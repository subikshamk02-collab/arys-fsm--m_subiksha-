==> flow/design.v <==
`timescale 1ns/1ps
module ride_fsm #(
  parameter int DEBOUNCE_CYCLES = 3,
  parameter int PERSIST_CYCLES  = 5,
  parameter int SHUTDOWN_TIMEOUT= 20
)(
  input  logic clk,
  input  logic rst_n,
  input  logic vibration_raw,
  input  logic queue_raw,
  input  logic brake_raw,
  input  logic restraint_raw,
  input  logic mask_vibration,
  input  logic mask_queue,
  input  logic mask_brake,
  input  logic mask_restraint,
  output logic [1:0] state,
  output logic alarm,
  output logic [2:0] fault_code
);
  typedef enum logic [1:0] {S_NORMAL=2'd0,S_WARNING=2'd1,S_FAULT=2'd2,S_SHUTDOWN=2'd3} state_t;
  state_t cur_state, nxt_state;
  logic vibration_db, queue_db, brake_db, restraint_db;
  integer cnt_vib, cnt_queue, cnt_brake, cnt_rest;
  task automatic debounce(
    input  logic raw,
    inout  logic db,
    inout  integer cnt
  );
    if (raw==db) cnt = 0;
    else begin
      cnt++;
      if (cnt>=DEBOUNCE_CYCLES) begin
        db = raw;
        cnt=0;
      end
    end
  endtask
  always_ff @(posedge clk or negedge rst_n) begin
    if (!rst_n) begin
      vibration_db<=0; queue_db<=0; brake_db<=0; restraint_db<=0;
      cnt_vib=0; cnt_queue=0; cnt_brake=0; cnt_rest=0;
      cur_state<=S_NORMAL;
    end else begin
      debounce(vibration_raw,vibration_db,cnt_vib);
      debounce(queue_raw,queue_db,cnt_queue);
      debounce(brake_raw,brake_db,cnt_brake);
      debounce(restraint_raw,restraint_db,cnt_rest);
      cur_state<=nxt_state;
    end
  end
  logic vib,que,brk,res;
  always_comb begin
    vib = vibration_db & ~mask_vibration;
    que = queue_db & ~mask_queue;
    brk = brake_db & ~mask_brake;
    res = restraint_db & ~mask_restraint;
  end
  always_comb begin
    if (res)      fault_code=3'd1;
    else if (brk) fault_code=3'd2;
    else if (vib) fault_code=3'd3;
    else if (que) fault_code=3'd4;
    else          fault_code=3'd0;
  end
  logic any_flag = res|brk|vib|que;
  integer persist_cnt;
  always_ff @(posedge clk or negedge rst_n) begin
    if (!rst_n) persist_cnt<=0;
    else if (cur_state==S_WARNING || cur_state==S_FAULT) begin
      if (any_flag) persist_cnt<=persist_cnt+1;
      else persist_cnt<=0;
    end else if (cur_state==S_NORMAL && any_flag) persist_cnt<=1;
    else persist_cnt<=0;
  end
  always_comb begin
    nxt_state=cur_state;
    unique case(cur_state)
      S_NORMAL:  if(any_flag) nxt_state=S_WARNING;
      S_WARNING: begin
        if(res||brk) nxt_state=S_FAULT;
        else if(persist_cnt>=PERSIST_CYCLES) nxt_state=S_FAULT;
        else if(!any_flag) nxt_state=S_NORMAL;
      end
      S_FAULT: begin
        if(persist_cnt>=SHUTDOWN_TIMEOUT || res) nxt_state=S_SHUTDOWN;
        else if(!any_flag) nxt_state=S_WARNING;
      end
      S_SHUTDOWN: nxt_state=S_SHUTDOWN;
    endcase
  end
  assign state=cur_state;
  assign alarm=(cur_state!=S_NORMAL);
endmodule
Step by step through the tools: ride_fsm. Tool output for the design above, in the order of the flow. Line numbers count from 1 in the design file above. Operators carry their Yosys type and port widths (W data, S select, Z words). Cell names lack the library's common part. A cell with -- has no value.

Top: ride_fsm. Clock input: clk. Standard-cell library: sky130hd. Library corner: tt_025C_1v80.

Word level. Source: Yosys, flattened and elaborated, memories not mapped. Widths are those after wreduce. Registers that Yosys merges into a memory's read port (data or address) are not register bits. Print and check cells do not count. Equal cells are merged and count once.

Reductions and logical operators: 11. The entry for magnitude comparators reads 6. The figure for bitwise logic cells is 15. The figure for add/sub/neg operators is 5. The entry for shift operators reads 0. Multiply operators: 0. The figure for div/mod/pow operators is 0. Under equality and inequality tests stands 10. For multiplexer cells the number is 22.

Operators with widths (number): $mux W32 (10); $add A32 B2 Y32 const B (5); $ge A32 B3 Y1 const B (4); $ge A32 B4 Y1 const B (1); $ge A32 B6 Y1 const B (1); $mux W3 (4); $mux W2 (6); $not A1 Y1 (8); $reduce_and A2 Y1 (4); $pmux W2 S4 (1); $eq A1 B1 Y1 (4); $and A1 B1 Y1 (4); $eq A2 B2 Y1 const B (2); $ne A4 B4 Y1 const B (1); $or A1 B1 Y1 (3); $logic_or A1 B1 Y1 (3); $ne A3 B3 Y1 const B (1); $reduce_and A3 Y1 (1); $eq A2 B1 Y1 const B (1); $ne A2 B2 Y1 const B (1); $logic_not A2 Y1 (1); $reduce_bool A2 Y1 (1); $logic_and A1 B1 Y1 (1); $mux W1 (1).

Latch bits: 0. The entry for bits in writable memories reads 0. Memory bits (read-only): 0. For output and inout bits the number is 6. Under bits of input ports stands 10. Under register bits stands 166. The entry for clocked read ports x word width reads 0. For memories kept the number is 0.

Depth. Longest topological path by Yosys (ltp), each cell counted once; first at word level (registers and memories cut), then after technology mapping (sequential cells cut; the memories' decode and read muxes count).

For depth in word-level cells the number is 9. ABC_AREA: 1. The figure for gate-level depth with buffers is 17. Under mapped depth without buffers stands 16.

After synthesis. Yosys stat after the flow's synthesis: flattened, memories mapped to cells. It holds for the ABC_AREA given above (unset counts as 0); a run with the other value may have another netlist. Totals and module areas in this step are rounded.

Under mapped area stands 10910 sq um. Under area of sequential cells stands 4154 sq um. Under mapped flip-flops stands 166. The figure for standard cells after synthesis is 1653.

Cells by type (number): dfrtp_1 (166); nand2_1 (517); nor2_1 (354); inv_1 (233); nand3_1 (83); nand3b_1 (37); nor2_2 (39); ha_1 (16); nand4_1 (31); nor2_4 (16); o21ai_0 (34); xnor2_1 (16); xor2_1 (15); buf_6 (10); a21oi_1 (22); nand2_2 (12); nor3_1 (14); nand2_4 (4).

Other cell types: 19; their cells: 34.

Timing after synthesis. Source: OpenSTA report_checks on the synthesized netlist (no wires, ideal clock, input and output delay 20% of the period each), path of least setup slack; recovery checks are left aside. Register names are those of the netlist, which keeps one name where synthesis merged equal registers.

Kind: input to register. From: in mask_restraint. To: reg persist_cnt[30]. Launch time at the first pin: 702 ps. Under library setup time stands 88 ps. The entry for driving pins on the path reads 9. The entry for slack reads 1422 ps. Under arrival stands 2000 ps. The entry for period reads 3510 ps. The entry for external input delay reads 702 ps. The entry for buffers on the path reads 1. The figure for delay of the path is 1386 ps. The figure for synthesis period reached is 2088 ps.

"delay of the path" = arrival - input delay + setup time. "driving pins on the path" counts driving pins, that of a launching flip-flop among them; a cell with two outputs on the path counts twice. "synthesis period reached" is the clock period less the worst setup slack; recovery checks do not enter. This is arithmetic on one report: input and output delays are still those of the set period (20% each). The rows between start and end are the longest chain of elaborated cells between them; the timing report does not say that the signal goes this way. Where chains are equally long, one stands for them. A line is the first line of the expression or statement that the cell stems from. Yosys adds cells for indexed reads and writes and turns some case tables into memories. At most two assigning lines are given for a register; there are more.

Path through: or2_2 > nand2_1 > inv_1 > nand2_1 > a21oi_1 > nor2_1 > inv_1 > clkbuf_1 > nor3b_1. The figure for cells in the longest elaborated chain is 7. Under elaborated cells between the ends (all ways) stands 7. Those cells by class: 2 x mux; 5 x logic.

Ends and longest elaborated chain, after synthesis: start, declared (RTL line 16) `input  logic mask_restraint,`; $not A1 Y1 (RTL line 57) `res = restraint_db & ~mask_restraint;`; $and A1 B1 Y1 (RTL line 57); $or A1 B1 Y1 x3 (RTL line 66) `logic any_flag = res|brk|vib|que;`; $mux W32 (RTL line 71) `if (any_flag) persist_cnt<=persist_cnt+1;`; $mux W32 (RTL line 70) `else if (cur_state==S_WARNING || cur_state==S_FAULT) begin`; end, assigned (RTL line 69) `if (!rst_n) persist_cnt<=0;`; end, assigned (RTL line 71); end, declared (RTL line 67) `integer persist_cnt;`.

Worst path after layout. From the final timing report of entry B: the path of least setup slack in the routed layout; clock arrival at registers is part of the times. The path's times are printed in steps of 10 ps; the period is the one set.

Kind: input to output. From: in mask_restraint. To: out fault_code[2]. Under arrival stands 2300 ps. The entry for slack reads 960 ps. The entry for period reads 4080 ps. The entry for driving pins on the path reads 7. Launch time at the first pin: 820 ps. The entry for buffers on the path reads 2. The figure for external output delay is 820 ps. The entry for external input delay reads 820 ps.

The rows between start and end are the longest chain of elaborated cells between them; the timing report does not say that the signal goes this way. Where chains are equally long, one stands for them.

Path through: clkdlybuf4s50_1 > or2_2 > nand2_1 > inv_1 > nand2_1 > nor2_1 > clkdlybuf4s50_1. The figure for cells in the longest elaborated chain is 3. Under elaborated cells between the ends (all ways) stands 3. Those cells by class: 1 x mux; 2 x logic.

Ends and longest elaborated chain, post-layout: start, declared (RTL line 16) `input  logic mask_restraint,`; $not A1 Y1 (RTL line 57) `res = restraint_db & ~mask_restraint;`; $and A1 B1 Y1 (RTL line 57); $mux W3 (RTL line 60) `if (res)      fault_code=3'd1;`; end, declared (RTL line 19) `output logic [2:0] fault_code`.

Subject: flow runs of ride_fsm

Hi,

Design ride_fsm on sky130hd. What follows are 2 stored runs of the flow, each under its own settings; their order means nothing. The constraints put input and output delay at 20% of the set period each and load the outputs with 0.01 pF. "reached clock period" is the run's clock period less its worst setup slack. It is reckoned from that one timing run; input and output delays stay at 20% of the period that was set. "worst setup path time" is the time allowed to the run's worst setup path (the clock period less input and output delay, where it has them) less its slack. Clock arrival times count: a late capture clock shortens it, a late launch clock lengthens it. By "total power of the final layout" is meant OpenSTA's value without simulated activity: inputs other than the clock are taken to toggle once in ten clock periods, and the tool carries that through the logic. "worst setup path time" is known to 10 ps. Results are given in rounded form.

Entry A has these settings: period_ns 2.21; CORE_UTILIZATION 63; PLACE_DENSITY_LB_ADDON 0.16; CORE_MARGIN 2; CELL_PAD_IN_SITES_DETAIL_PLACEMENT 1; TNS_END_PERCENT 100; CAP_MARGIN 20; SLEW_MARGIN 20. Outcome: not finished: placement ended with error DPL-0033.

Entry B has these settings: period_ns 4.08; CORE_UTILIZATION 72; PLACE_DENSITY_LB_ADDON 0.21; TNS_END_PERCENT 35; ABC_AREA 1; GPL_TIMING_DRIVEN 0; GPL_ROUTABILITY_DRIVEN 0; CTS_CLUSTER_SIZE 23; SLEW_MARGIN 30; MAX_ROUTING_LAYER met4; CAP_MARGIN 20; CORE_MARGIN 2. The chip area after synthesis (Yosys) stands at 10,910 sq um. The die footprint reads 16,150 sq um. The standard-cell area after layout is 11,890 sq um. The utilization after layout is 81.2%. The measured smallest setup slack is 960 ps. The final setup TNS comes to 0 ps. The total power of the final layout reads 4.712 mW. The reached clock period stands at 3,120 ps. The worst setup path time stands at 1,490 ps. Kind of the worst setup path: input to output.

Regards
